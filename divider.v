==> flow/design.v <==
module controller
(
	input start, reset, clk,
	input divisor_is_zero, divisor_msb, cnt_is_zero, dvsr_less_than_dvnd,
	output done, error,
	output init, left, right, sub
);
reg out_init;
reg out_left;
reg out_right;
reg out_sub;
reg out_error;
reg out_done;
parameter [3-1:0]
	ST_WAIT_FOR_START = 3'd0,
	ST_CHECK_DIVIDE_BY_0 = 3'd1,
	ST_ERROR = 3'd2,
	ST_SHIFT_LEFT = 3'd3,
	ST_SHIFT_RIGHT = 3'd4,
	ST_NO_ERROR = 3'd5;
reg [3-1:0] state, next_state;  
always @(posedge clk) begin
	if(reset)
		state <= ST_WAIT_FOR_START;
	else
		state <= next_state;  
end
always @(*)
begin
	out_init = 1'b0;
	out_left = 1'b0;
	out_right = 1'b0;
	out_sub = 1'b0;
	out_done = 1'b0;
	out_error = 1'b0;
	case(state)
	ST_WAIT_FOR_START:
	begin
		if(start)
		begin
			next_state <= ST_CHECK_DIVIDE_BY_0;
			out_init  <= 1;
		end
		else 
			next_state <= ST_WAIT_FOR_START;
	end
	ST_CHECK_DIVIDE_BY_0:
	begin
		if(divisor_is_zero)
			next_state <= ST_ERROR;
		else
			next_state <= ST_SHIFT_LEFT;
	end
	ST_ERROR:
	begin
		out_done <= 1;
		out_error <= 1;
		next_state <= ST_WAIT_FOR_START;
	end
	ST_SHIFT_LEFT:
	begin
		if(divisor_msb)
			next_state <= ST_SHIFT_RIGHT;
		else
		begin
			next_state <= ST_SHIFT_LEFT;
			out_left <= 1;
		end
	end
	ST_SHIFT_RIGHT:
	begin
		if(cnt_is_zero)
		begin
			next_state <= ST_NO_ERROR;
			out_right <= 0;
		end
		else 
		begin
			if ((dvsr_less_than_dvnd))
				out_sub	<= 1;
			out_right <= 1;
			next_state <= ST_SHIFT_RIGHT;
		end
	end
	ST_NO_ERROR:	
	begin
		out_error <= 0;
		out_done <= 1;
		next_state <= ST_WAIT_FOR_START;
	end
	default:
		next_state = {3{1'bx}};
	endcase
end
	assign init = out_init;
	assign left = out_left;
	assign right = out_right;
	assign sub = out_sub;
	assign error = out_error;
	assign done = out_done;
endmodule
module datapath #(parameter size = 32)
(
	input init, left, right, sub, reset, clk,
	input [size-1:0] divisor,
	input [size-1:0] dividend,
	output [size-1:0] quotient,
	output [size-1:0] remainder,
	output cnt_is_zero, divisor_msb, divisor_is_zero, dvsr_less_than_dvnd
);
reg [$clog2(size):0] cnt;
wire out_divisor_msb;
reg [size-1:0] out_divisor;
reg [size-1:0] out_dividend;
reg [size-1:0] out_quotient;
reg [size-1:0] out_remainder;
assign cnt_is_zero = (cnt==0)?1:0;
assign divisor_is_zero = (out_divisor==0)?1:0;
assign divisor_msb = out_divisor[31];
assign dvsr_less_than_dvnd = (out_divisor<out_dividend)?1:0;
assign quotient = out_quotient;
assign remainder = out_dividend;
always @(posedge clk)  
begin
	if(init)  
		out_divisor <= divisor;
	else if(left)
		out_divisor <= out_divisor << 1;
	else if(right)
		out_divisor <= out_divisor >> 1;
end
always @(posedge clk)  
begin
	if(init)  
		out_dividend <= dividend;
	else if(sub)
		out_dividend <= out_dividend - out_divisor;
end
always @(posedge clk)  
begin
	if(init)
		out_quotient <= 0;
	else if (sub)
		out_quotient <= (out_quotient << 1) + 1;
	else if (right)
		out_quotient <= out_quotient << 1;
end
always @(posedge clk)  
begin
	if(init)
		cnt <= 1;
	else if(left)
		cnt <= cnt + 1;
	else if(right)
		cnt <= cnt - 1;
end
endmodule
module divider #(parameter size=32)
(
	input [size-1:0] dividend, 
	input [size-1:0] divisor,
	input clk, reset, start,
	output [size-1:0] quotient, 
	output [size-1:0] remainder, 
	output error, 
	output done
);
wire divisor_is_zero, divisor_msb, cnt_is_zero, dvsr_less_than_dvnd, init, left, right, sub;
controller Controller (
	.start(start),
	.reset(reset),
	.clk(clk),
	.divisor_is_zero(divisor_is_zero),
	.divisor_msb(divisor_msb),
	.cnt_is_zero(cnt_is_zero),
	.dvsr_less_than_dvnd(dvsr_less_than_dvnd),
	.init(init),
	.left(left),
	.right(right),
	.sub(sub),
	.done(done),
	.error(error)
);
datapath Datapath (
	.reset(reset),
	.clk(clk),
	.divisor_is_zero(divisor_is_zero),
	.divisor_msb(divisor_msb),
	.cnt_is_zero(cnt_is_zero),
	.dvsr_less_than_dvnd(dvsr_less_than_dvnd),
	.init(init),
	.left(left),
	.right(right),
	.sub(sub),
	.divisor(divisor),
	.dividend(dividend),
	.quotient(quotient),
	.remainder(remainder)
);
endmodule
Step by step through the tools: divider
The steps from the RTL of divider to its reports follow in flow order.
Lines are those of the file above, counted from 1.
{ "inputs": {"top_module": "divider", "clk_port": "clk", "library": "sky130hd", "lib_corner": "tt_025C_1v80"} }

Word-level counts
Counts by Yosys on the flattened word-level netlist (proc, flatten, opt, wreduce; memories kept). Register bits leave out memories and registers merged into their read ports (data or address). Print and check cells are left out.
{ "classes": {"addsub": 4, "compare": 1, "eq_ne": 5, "n_mux": 28, "reduce_logical": 8} }
{ "op_table": {"columns": ["operator", "n"], "rows": [
  ["two-way mux 32 bit", 7],
  ["adder 32 x 1 -> 32 bit (second input constant)", 1],
  ["subtractor 32 bit", 1],
  ["< comparator 32 bit", 1],
  ["zero test 32 bit", 1],
  ["two-way mux 1 bit", 17],
  ["parallel mux 3 bit (select 5 bit)", 1],
  ["two-way mux 6 bit", 2],
  ["nonzero test 2 bit", 3],
  ["equality test 3 x 2 -> 1 bit (second input constant)", 2],
  ["equality test 3 bit (second input constant)", 2],
  ["adder 6 x 1 -> 6 bit (second input constant)", 1],
  ["subtractor 6 x 1 -> 6 bit (second input constant)", 1],
  ["zero test 6 bit", 1],
  ["equality test 3 x 1 -> 1 bit (second input constant)", 1],
  ["zero test 3 bit", 1],
  ["nonzero test 3 bit", 1],
  ["two-way mux 3 bit", 1],
  ["OR reduction 2 bit", 1]
]} }
{ "word_totals": {"regBits": 105, "out_inout_bits": 66} }

Depth
Yosys ltp: most cells in a row. Word level: on the elaborated netlist, between registers, memories and ports. Mapped: between sequential cells and ports; inverters and the memories' decode and read muxes count.
{ "logic_depth": {"ltp_word": 7, "ABC_AREA": 0, "ltp_mapped": 13, "ltp_nobuf": 13} }

Mapped cells and area
Yosys stat after the flow's synthesis: flattened, memories mapped to cells. It holds for the ABC_AREA given above (unset counts as 0); a run with the other value may have another netlist.
{ "by_type": {"columns": ["type", "n", "type_area_um2"], "rows": [
  ["sky130_fd_sc_hd__edfxtp_1", 64, 1.92E+03],
  ["sky130_fd_sc_hd__dfxtp_1", 44, 880.845],
  ["sky130_fd_sc_hd__a21oi_1", 116, 580.557],
  ["sky130_fd_sc_hd__nand2_1", 140, 525.504],
  ["sky130_fd_sc_hd__ha_1", 36, 450.432],
  ["sky130_fd_sc_hd__nor2_1", 73, 274.013],
  ["sky130_fd_sc_hd__o21ai_0", 46, 230.221],
  ["sky130_fd_sc_hd__a21o_1", 30, 225.216],
  ["sky130_fd_sc_hd__inv_1", 39, 146.39],
  ["sky130_fd_sc_hd__clkbuf_1", 38, 142.637],
  ["sky130_fd_sc_hd__xor2_1", 16, 140.134],
  ["sky130_fd_sc_hd__xnor2_1", 11, 96.342],
  ["sky130_fd_sc_hd__nor4_1", 11, 68.816],
  ["sky130_fd_sc_hd__nand4_1", 9, 56.304],
  ["sky130_fd_sc_hd__nand3_1", 11, 55.053],
  ["sky130_fd_sc_hd__o21ai_1", 9, 45.043],
  ["sky130_fd_sc_hd__fa_1", 2, 40.038],
  ["sky130_fd_sc_hd__and3_1", 6, 37.536]
]} }
Not listed: further types 37, cells in them 63.
{ "synth_totals": {"stdcells": 764, "synth_area_um2": 6419.9, "sequential_area_um2": 2802.7, "ffs": 108, "buffers": 39} }
By module: a second synthesis without flattening, with its own total; a netlist apart from the flattened one above.
{ "unflattened": {"cells_unflattened": 757, "area_unflattened_um2": 6622.6} }
Rows give one instance, submodules left out.
{ "modules": {"columns": ["mod", "n_inst", "n_cells", "area_um2"], "rows": [
  ["datapath", 1, 734, 6406.1],
  ["controller", 1, 23, 216.5],
  ["divider", 1, 0, 0.0]
]} }

Path before layout
Source: OpenSTA report_checks on the synthesized netlist (no wires, ideal clock, input and output delay 20% of the period each), path of least setup slack; recovery checks are left aside. Register names are those of the netlist, which keeps one name where synthesis merged equal registers.
{ "synth_path": {"path_type": "register to register", "startpoint": "register Datapath.out_dividend[0]", "endpoint": "register Datapath.out_dividend[0]", "tclk_ns": 4.34, "setup_ns": 0.478, "t_first_pin_ns": 0.000, "t_arrival_ns": 3.125, "path_slack_ns": 0.737, "delay_ns": 3.603, "stages": 14, "synth_period_reached_ns": 3.603} }
"delay_ns" is the arrival time less input delay plus setup time.
"stages" counts driving pins, that of a launching flip-flop among them; a cell with two outputs on the path counts twice.
"synth_period_reached_ns" = period - worst setup slack (recovery checks aside). The figure is calculated, with input and output delays left at 20% of the set period.
The rows between start and end are the longest chain of elaborated cells between them; the timing report does not say that the signal goes this way. Where chains are equally long, one stands for them.
Each line given opens the expression or statement behind the cell; cells for indexed reads and writes are added by Yosys, which also makes memories of some case tables.
The path ends at the enable pin of a flip-flop; only ways to that pin are counted.
{ "synth_between": {"cell_sequence": "sky130_fd_sc_hd__edfxtp_1 -> sky130_fd_sc_hd__inv_1 -> sky130_fd_sc_hd__ha_1 -> sky130_fd_sc_hd__inv_2 -> sky130_fd_sc_hd__fa_1 -> sky130_fd_sc_hd__a21o_1 -> sky130_fd_sc_hd__a311o_1 -> sky130_fd_sc_hd__a211oi_2 -> sky130_fd_sc_hd__o31ai_2 -> sky130_fd_sc_hd__a21o_1 -> sky130_fd_sc_hd__a31oi_2 -> sky130_fd_sc_hd__o21ai_1 -> sky130_fd_sc_hd__nand3_1 -> sky130_fd_sc_hd__nand2_1", "elab_chain_cells": 6} }
{ "synth_lines": {"columns": ["element", "line_no", "rtl"], "rows": [
  ["from (decl)", 114, "reg [size-1:0] out_dividend;"],
  ["from (assign)", 135, "out_dividend <= dividend;"],
  ["from (assign)", 137, "out_dividend <= out_dividend - out_divisor;"],
  ["< comparator 32 bit", 120, "assign dvsr_less_than_dvnd = (out_divisor<out_dividend)?1:0;"],
  ["two-way mux 1 bit", 120, null],
  ["two-way mux 1 bit", 79, "if ((dvsr_less_than_dvnd))"],
  ["two-way mux 1 bit", 72, "if(cnt_is_zero)"],
  ["two-way mux 1 bit", 36, "case(state)"],
  ["nonzero test 2 bit", null, null],
  ["to (assign)", 135, null],
  ["to (assign)", 137, null],
  ["to (decl)", 114, null]
]} }

Timing after layout
Path of least setup slack in the final report of run A (OpenROAD, finished layout, wires in). Where an end is a register, its clock arrival counts in the times.
{ "layout_path": {"path_type": "register to register", "startpoint": "register Datapath.out_dividend[0]", "endpoint": "register Datapath.out_dividend[24]", "tclk_ns": 3.86, "setup_ns": 0.25, "t_first_pin_ns": 0.36, "t_arrival_ns": 3.53, "path_slack_ns": 0.44, "stages": 15} }
The rows between start and end are the longest chain of elaborated cells between them; the timing report does not say that the signal goes this way. Where chains are equally long, one stands for them.
The path ends at the enable pin of a flip-flop; only ways to that pin are counted.
{ "layout_between": {"cell_sequence": "sky130_fd_sc_hd__edfxtp_1 -> sky130_fd_sc_hd__inv_1 -> sky130_fd_sc_hd__ha_1 -> sky130_fd_sc_hd__inv_2 -> sky130_fd_sc_hd__fa_1 -> sky130_fd_sc_hd__a21o_1 -> sky130_fd_sc_hd__a311o_1 -> sky130_fd_sc_hd__a211oi_2 -> sky130_fd_sc_hd__o31ai_2 -> sky130_fd_sc_hd__a21o_1 -> sky130_fd_sc_hd__a31oi_2 -> sky130_fd_sc_hd__o21ai_1 -> sky130_fd_sc_hd__nand3_1 -> sky130_fd_sc_hd__nand2_1 -> sky130_fd_sc_hd__buf_4", "elab_chain_cells": 6} }
{ "layout_lines": {"columns": ["element", "line_no", "rtl"], "rows": [
  ["from (decl)", 114, "reg [size-1:0] out_dividend;"],
  ["from (assign)", 135, "out_dividend <= dividend;"],
  ["from (assign)", 137, "out_dividend <= out_dividend - out_divisor;"],
  ["< comparator 32 bit", 120, "assign dvsr_less_than_dvnd = (out_divisor<out_dividend)?1:0;"],
  ["two-way mux 1 bit", 120, null],
  ["two-way mux 1 bit", 79, "if ((dvsr_less_than_dvnd))"],
  ["two-way mux 1 bit", 72, "if(cnt_is_zero)"],
  ["two-way mux 1 bit", 36, "case(state)"],
  ["nonzero test 2 bit", null, null],
  ["to (assign)", 135, null],
  ["to (assign)", 137, null],
  ["to (decl)", 114, null]
]} }

Memo
Re: implementation data of divider

Flow measurements of divider on sky130hd: 2 stored runs with different settings, listed in no order. Input and output delays are each 20% of the period that was set; the output load is 0.01 pF.
By "power_total_uw" is meant OpenSTA's value without simulated activity: inputs other than the clock are taken to toggle once in ten clock periods, and the tool carries that through the logic.

Run A
==> flow/run.sh <==
#!/bin/bash
# the make line also repeats the synthesis and layout settings of config.mk as NAME=value (left out here)
make -C /OpenROAD-flow-scripts/flow DESIGN_CONFIG=/design/flow/config.mk WORK_HOME=/design/flow/orfs CLKGATE_MAP_FILE= finish
==> flow/config.mk <==
export PLATFORM = sky130hd
export DESIGN_NAME = divider
export DESIGN_NICKNAME = divider
export VERILOG_FILES = /design/flow/design.v
export SDC_FILE = /design/flow/constraint.sdc
export NUM_CORES = 4
export LEC_CHECK = 0
export ABC_AREA = 0
export CAP_MARGIN = 20
export CELL_PAD_IN_SITES_GLOBAL_PLACEMENT = 1
export CORE_MARGIN = 10
export CORE_UTILIZATION = 29
export GPL_TIMING_DRIVEN = 1
export PLACE_DENSITY_LB_ADDON = 0.17
export SLEW_MARGIN = 10
==> flow/constraint.sdc <==
create_clock -name core_clock -period 3.86 [get_ports {clk}]
set_input_delay 0.7720 -clock core_clock [delete_from_list [all_inputs] [get_ports {clk}]]
set_output_delay 0.7720 -clock core_clock [all_outputs]
set_load 0.01 [all_outputs]

==> results of run A, as JSON <==
{
  "power_total_uw": 4137,
  "worstSetupSlack_ns": 0.436,
  "ys_area_um2": 6419.9,
  "tns_setup_ns": 0.000,
  "die_footprint_um2": 28488.4,
  "finish.stdcell_area_um2": 8364.3
}

Run B
==> flow/run.sh <==
#!/bin/bash
# the make line also repeats the synthesis and layout settings of config.mk as NAME=value (left out here)
make -C /OpenROAD-flow-scripts/flow DESIGN_CONFIG=/design/flow/config.mk WORK_HOME=/design/flow/orfs CLKGATE_MAP_FILE= finish
==> flow/config.mk <==
export PLATFORM = sky130hd
export DESIGN_NAME = divider
export DESIGN_NICKNAME = divider
export VERILOG_FILES = /design/flow/design.v
export SDC_FILE = /design/flow/constraint.sdc
export NUM_CORES = 4
export LEC_CHECK = 0
export ABC_AREA = 1
export CAP_MARGIN = 35
export CELL_PAD_IN_SITES_DETAIL_PLACEMENT = 0
export CORE_MARGIN = 2
export CORE_UTILIZATION = 58
export CTS_CLUSTER_SIZE = 39
export GPL_ROUTABILITY_DRIVEN = 0
export GPL_TIMING_DRIVEN = 1
export PLACE_DENSITY_LB_ADDON = 0.13
export SETUP_SLACK_MARGIN = 1.97
export SLEW_MARGIN = 20
export TNS_END_PERCENT = 35
==> flow/constraint.sdc <==
create_clock -name core_clock -period 8.12 [get_ports {clk}]
set_input_delay 1.6240 -clock core_clock [delete_from_list [all_inputs] [get_ports {clk}]]
set_output_delay 1.6240 -clock core_clock [all_outputs]
set_load 0.01 [all_outputs]

==> results of run B, as JSON <==
{
  "power_total_uw": 2009,
  "worstSetupSlack_ns": 4.576,
  "ys_area_um2": 7379.6,
  "tns_setup_ns": 0.000,
  "die_footprint_um2": 13642.2,
  "finish.stdcell_area_um2": 9105.0
}
